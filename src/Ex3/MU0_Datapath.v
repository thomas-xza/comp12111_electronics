==> flow/design.v <==
`timescale 1ns/100ps
`default_nettype none
module MU0_Alu (
               input  wire [15:0]  X, 
               input  wire [15:0]  Y, 
               input  wire [1:0]   M, 
               output reg  [15:0]  Q
	       );
always @ (*)
  case(M)
    2'b01: Q = X + Y;
    2'b11: Q = X + ~Y + 1;
    2'b10: Q = X + 0 + 1;
    2'b00: Q = Y;
	default: Q = 16'hxxxx;
  endcase
endmodule 
`default_nettype wire
`timescale 1ns/100ps
`default_nettype none
module MU0_Datapath(
input  wire        Clk,			 
input  wire        Reset,		 
input  wire [15:0] Din,			 
input  wire        X_sel,		 
input  wire        Y_sel,		 
input  wire        Addr_sel,	 
input  wire        PC_En,		 
input  wire        IR_En,		 
input  wire        Acc_En,		 
input  wire [1:0]  M,			 
output wire [3:0]  F,			 
output wire [11:0] Address,		 
output wire [15:0] Dout,		 
output wire        N,  			 
output wire        Z,  			 
output wire [15:0] PC,			 
output wire [15:0] Acc);		 
wire [15:0] X;		 
wire [15:0] IR;		 
wire [15:0] Y;		 
wire [15:0] ALU;	 
wire [15:0] Acc_internal;	 
wire [11:0] PC_internal;
assign Acc = Acc_internal;
assign PC = {4'b0000, PC_internal[11:0]};
assign Dout = X;
assign F = IR[15:12];
MU0_Reg16 ACCReg(
.Clk(Clk),				 
.Reset(Reset),			 
.En(Acc_En),			 
.D(ALU[15:0]),    		 
.Q(Acc_internal[15:0])   
);
MU0_Reg12 PCReg(
.Clk(Clk),				 
.Reset(Reset),			 
.En(PC_En),				 
.D(ALU[11:0]),    		 
.Q(PC_internal[11:0])    
);
MU0_Reg16 IRReg(
.Clk(Clk),				 
.Reset(Reset),			 
.En(IR_En),				 
.D(Din),    			 
.Q(IR[15:0])     		 
);
MU0_Mux16 XMux(
.A(Acc_internal[15:0]),				 
.B({4'b0000, PC_internal[11:0]}),	 
.S(X_sel),							 
.Q(X)								 
);
MU0_Mux12 AddrMux(
.A(PC_internal[11:0]),	 
.B(IR[11:0]),		 
.S(Addr_sel),		 
.Q(Address)			 
);
MU0_Mux16 YMux(
.A(Din),			 
.B(IR[15:0]),		 
.S(Y_sel),			 
.Q(Y)				 
);
MU0_Alu Main_ALU(
.X(X),				 
.Y(Y),				 
.M(M),				 
.Q(ALU)				 
);
MU0_Flags Main_flags(
.Acc(Acc_internal[15:0]),  
.N(N), 					   
.Z(Z)					   
);
endmodule 
`default_nettype wire
`timescale 1ns/100ps
`default_nettype none
module MU0_Flags (
input  wire [15:0]  Acc, 
output reg          N, 
output reg          Z
);
always @(*)
 begin
   Z = ~|Acc;      
   N = Acc[15];    
 end
endmodule 
`default_nettype wire
`timescale 1ns/100ps
`default_nettype none
module MU0_Mux12 (
input  wire [11:0] A, 
input  wire [11:0] B, 
input  wire        S, 
output reg  [11:0] Q);
always @ (*)
  case(S)
    0: Q = A;
	1: Q = B;
    default: Q = 12'bxxxx_xxxx_xxxx;
  endcase
endmodule 
`default_nettype wire
`timescale 1ns/100ps
`default_nettype none
module MU0_Mux16 (
input  wire  [15:0] A, 
input  wire  [15:0] B, 
input  wire         S, 
output reg  [15:0]  Q
);
always @ (*)
  case(S)
    0: Q = A;
	1: Q = B;
    default: Q = 16'bxxxx_xxxx_xxxx_xxxx;
  endcase
endmodule 
`default_nettype wire
`timescale 1ns/100ps
`default_nettype none
module MU0_Reg12 (
input  wire        Clk, 
input  wire        Reset,     
input  wire        En, 
input  wire [11:0] D, 
output reg  [11:0] Q
);
reg [11:0] temp_Q;
always @ (posedge Clk)
  if (En)
	temp_Q <= D;
  else
    temp_Q <= Q;
always @ (*)
  if (Reset == 1'b1)
  	Q = 12'b0000_0000_0000;
  else
    Q = temp_Q;
endmodule 
`default_nettype wire
`timescale 1ns/100ps
`default_nettype none
module MU0_Reg16 (
input  wire        Clk, 
input  wire        Reset,     
input  wire        En, 
input  wire [15:0] D, 
output reg  [15:0] Q
);
reg [15:0] temp_Q;
always @ (posedge Clk)
  if (En)
	temp_Q <= D;
  else
    temp_Q <= Q;
always @ (*)
  if (Reset == 1'b1)
  	Q = 16'b0000_0000_0000_0000;
  else
    Q = temp_Q;
endmodule 
`default_nettype wire
# Reports on MU0_Datapath

The steps from the RTL of MU0_Datapath to its reports follow in flow order.
Line numbers count from 1 in the design file above.
Library cell names are shortened.
A cell with n/a has no value.

Top: MU0_Datapath
Clock input: Clk
Library: sky130hd
Corner: tt_025C_1v80

# Word level

Source: Yosys, flattened and elaborated, memories not mapped. Widths are those after wreduce; folded enables and synchronous resets count as part of the registers. Registers that Yosys merges into a memory's read port (data or address) are not register bits. Print and check cells do not count. Equal cells are merged and count once.

$add $sub $neg: 4
Equality and inequality tests: 3
Muxes and demuxes: 10
Bitwise logic cells: 4
Reductions and logical operators: 3

Operators by type and width:

| operator                               | count |
| parallel mux 16 bit (select 4 bit)     | 1 |
| parallel mux 16 bit (select 2 bit)     | 2 |
| two-way mux 16 bit                     | 4 |
| adder 16 x 1 -> 16 bit with constant B | 2 |
| adder 16 bit                           | 2 |
| parallel mux 12 bit (select 2 bit)     | 1 |
| two-way mux 12 bit                     | 2 |
| NOT 16 bit                             | 1 |
| OR reduction 16 bit                    | 1 |
| == test 2 bit with constant B          | 2 |
| NOT 1 bit                              | 3 |
| == test 2 x 1 -> 1 bit with constant B | 1 |
| logical NOT 2 bit                      | 1 |
| logical NOT 1 bit                      | 1 |

Bits in registers: 44
Input bits: 26
Output and inout bits: 66
Word-level cells: 27

# Depth

Depth = most cells in a row (Yosys ltp): at word level without a register or memory, in the mapped netlist without a sequential cell, where the memories' decode and read muxes count.

Word-level depth: 7
ABC_AREA: 1
Gate-level depth with buffers: 22
Mapped depth without buffers: 21

# Netlist

The flow's flattened synthesis, as Yosys stat reports it; memories are mapped. The netlist is that of the ABC_AREA named above (0 if unset); the other value can give another one.

Cell types:

| type     | count |
| nand2_1  | 301 |
| dfxtp_1  | 44 |
| nand3_1  | 80 |
| inv_1    | 98 |
| o21ai_0  | 57 |
| ha_1     | 20 |
| nor2_1   | 53 |
| a21oi_1  | 33 |
| nand2_2  | 17 |
| o21ai_1  | 20 |
| buf_6    | 6 |
| buf_4    | 8 |
| clkbuf_1 | 15 |
| nor2_2   | 9 |
| inv_2    | 13 |
| o21bai_1 | 6 |
| o21ai_2  | 5 |
| nand3_2  | 4 |

Not listed: further types 22, cells in them 55.

Mapped cells: 844
Chip area (Yosys): 4667.0 um2
Area of sequential cells: 880.8 um2
Mapped flip-flops: 44
Buffers: 36

# Timing after synthesis

Path of least setup slack by OpenSTA after synthesis, without wires, with an ideal clock, recovery checks aside; 20% of the period is set as input and as output delay. Where synthesis merged equal registers, the netlist keeps one of their names.

Path kind: input port to output port
Start point: in Reset
End point: out Z
Clock period: 8.47 ns
Output delay: 1.694 ns
Launch time at the first pin: 1.694 ns
Data arrival time: 2.866 ns
Slack: 3.910 ns
Path delay: 1.172 ns
Stages on the path: 9
Path buffers: 3
Period reached after synthesis: 4.56 ns

"path delay" is the arrival time less input delay plus setup time.
At an output port there is no setup time.
"stages on the path": output pins that drive a net of the path, with the launching flip-flop's if there is one; two outputs of one cell count as two.
"period reached after synthesis" = period - worst setup slack (recovery checks aside). The figure is calculated, with input and output delays left at 20% of the set period.
Between the ends stands the longest chain of elaborated cells between them, by number of cells; it is not shown to be the way that was timed. Of several equally long chains one is given.
Each line given opens the expression or statement behind the cell; cells for indexed reads and writes are added by Yosys, which also makes memories of some case tables.

Path through: inv_2 > buf_6 > buf_6 > clkbuf_1 > nand2_1 > inv_1 > nor4_1 > nand2_1 > nor3_1
Cells in the longest elaborated chain: 3
Elaborated cells between the ends (all ways): 3
Classes of those cells: 1 x mux; 2 x reduce/logical

Ends and longest elaborated chain, after synthesis:

| element             | RTL line | source |
| start, declared     | 23       | `input wire Reset,` |
| two-way mux 16 bit  | 184      | `if (Reset == 1'b1)` |
| OR reduction 16 bit | 110      | `Z = ~\|Acc;` |
| logical NOT 1 bit   | 110      |  |
| end, declared       | 36       | `output wire Z,` |

Some nets on the timed path still bear RTL names; the line given drives or declares the net.

Named nets, after synthesis:

| signal | RTL line |
| Acc[3] | 184 |

# Timing after layout

Path of least setup slack in the final report of run 1 (OpenROAD, finished layout, wires in). Where an end is a register, its clock arrival counts in the times.

Path kind: input port to output port
Start point: in Reset
End point: out PC[8]
Clock period: 3.28 ns
Output delay: 0.66 ns
Launch time at the first pin: 0.66 ns
Data arrival time: 2.56 ns
Slack: 0.07 ns
Stages on the path: 9
Path buffers: 6

Between the ends stands the longest chain of elaborated cells between them, by number of cells; it is not shown to be the way that was timed. Of several equally long chains one is given.

Path through: clkdlybuf4s50_1 > inv_2 > buf_6 > buf_4 > buf_4 > nand2_1 > inv_1 > buf_4 > clkdlybuf4s50_1
Cells in the longest elaborated chain: 1
Elaborated cells between the ends (all ways): 1
Classes of those cells: 1 x mux

Ends and longest elaborated chain, after layout:

| element            | RTL line | source |
| start, declared    | 23       | `input wire Reset,` |
| two-way mux 12 bit | 162      | `if (Reset == 1'b1)` |
| end, declared      | 37       | `output wire [15:0] PC,` |

--- measured runs ---
Stored flow runs of MU0_Datapath (2 of them; Yosys, OpenROAD, sky130hd). They differ in their settings and are not a sequence. Constraints: input delay and output delay 20% of the set period each, output load 0.01 pF.
"achieved clock period" is the run's clock period less its worst setup slack. It is reckoned from that one timing run; input and output delays stay at 20% of the period that was set.
"worst setup path time" is the time allowed to the run's worst setup path (the clock period less input and output delay, where it has them) less its slack. Clock arrival times count: a late capture clock shortens it, a late launch clock lengthens it.
"power" rests on the timing tool's default activity at the inputs, not on a simulated workload.
Among the settings, . means not set for that run.

| item                                      | run 1                     | run 2                   |
| period_ns                                 | 3.28                      | 5.38                    |
| CORE_UTILIZATION                          | 30                        | 40                      |
| PLACE_DENSITY_LB_ADDON                    | 0.01                      | .                       |
| CORE_ASPECT_RATIO                         | 1.95                      | .                       |
| CORE_MARGIN                               | 7                         | 2                       |
| TNS_END_PERCENT                           | 60                        | .                       |
| ABC_AREA                                  | 1                         | .                       |
| CTS_CLUSTER_SIZE                          | 58                        | .                       |
| CAP_MARGIN                                | 0                         | 20                      |
| SLEW_MARGIN                               | 20                        | 20                      |
| SETUP_SLACK_MARGIN                        | .                         | -0.45                   |
| total negative slack on setup checks (ns) | 0.000                     | 0.000                   |
| die area (um2)                            | 19441.7                   | 12168.3                 |
| achieved clock period (ns)                | 3.213                     | 4.721                   |
| power (mW)                                | 2.576                     | 1.454                   |
| worst setup slack after layout (ns)       | 0.067                     | 0.659                   |
| worst setup path time (ns)                | 1.90                      | 3.64                    |
| critical path kind                        | input port to output port | input port to flip-flop |
| final design utilization (%)              | 46.2                      | 52.3                    |
| standard-cell area after layout (um2)     | 7034.2                    | 5715.5                  |
| synthesis area (um2)                      | 4667.0                    | 4520.6                  |
| worst hold slack in the final report (ns) | 0.484                     | 0.504                   |
--- end ---
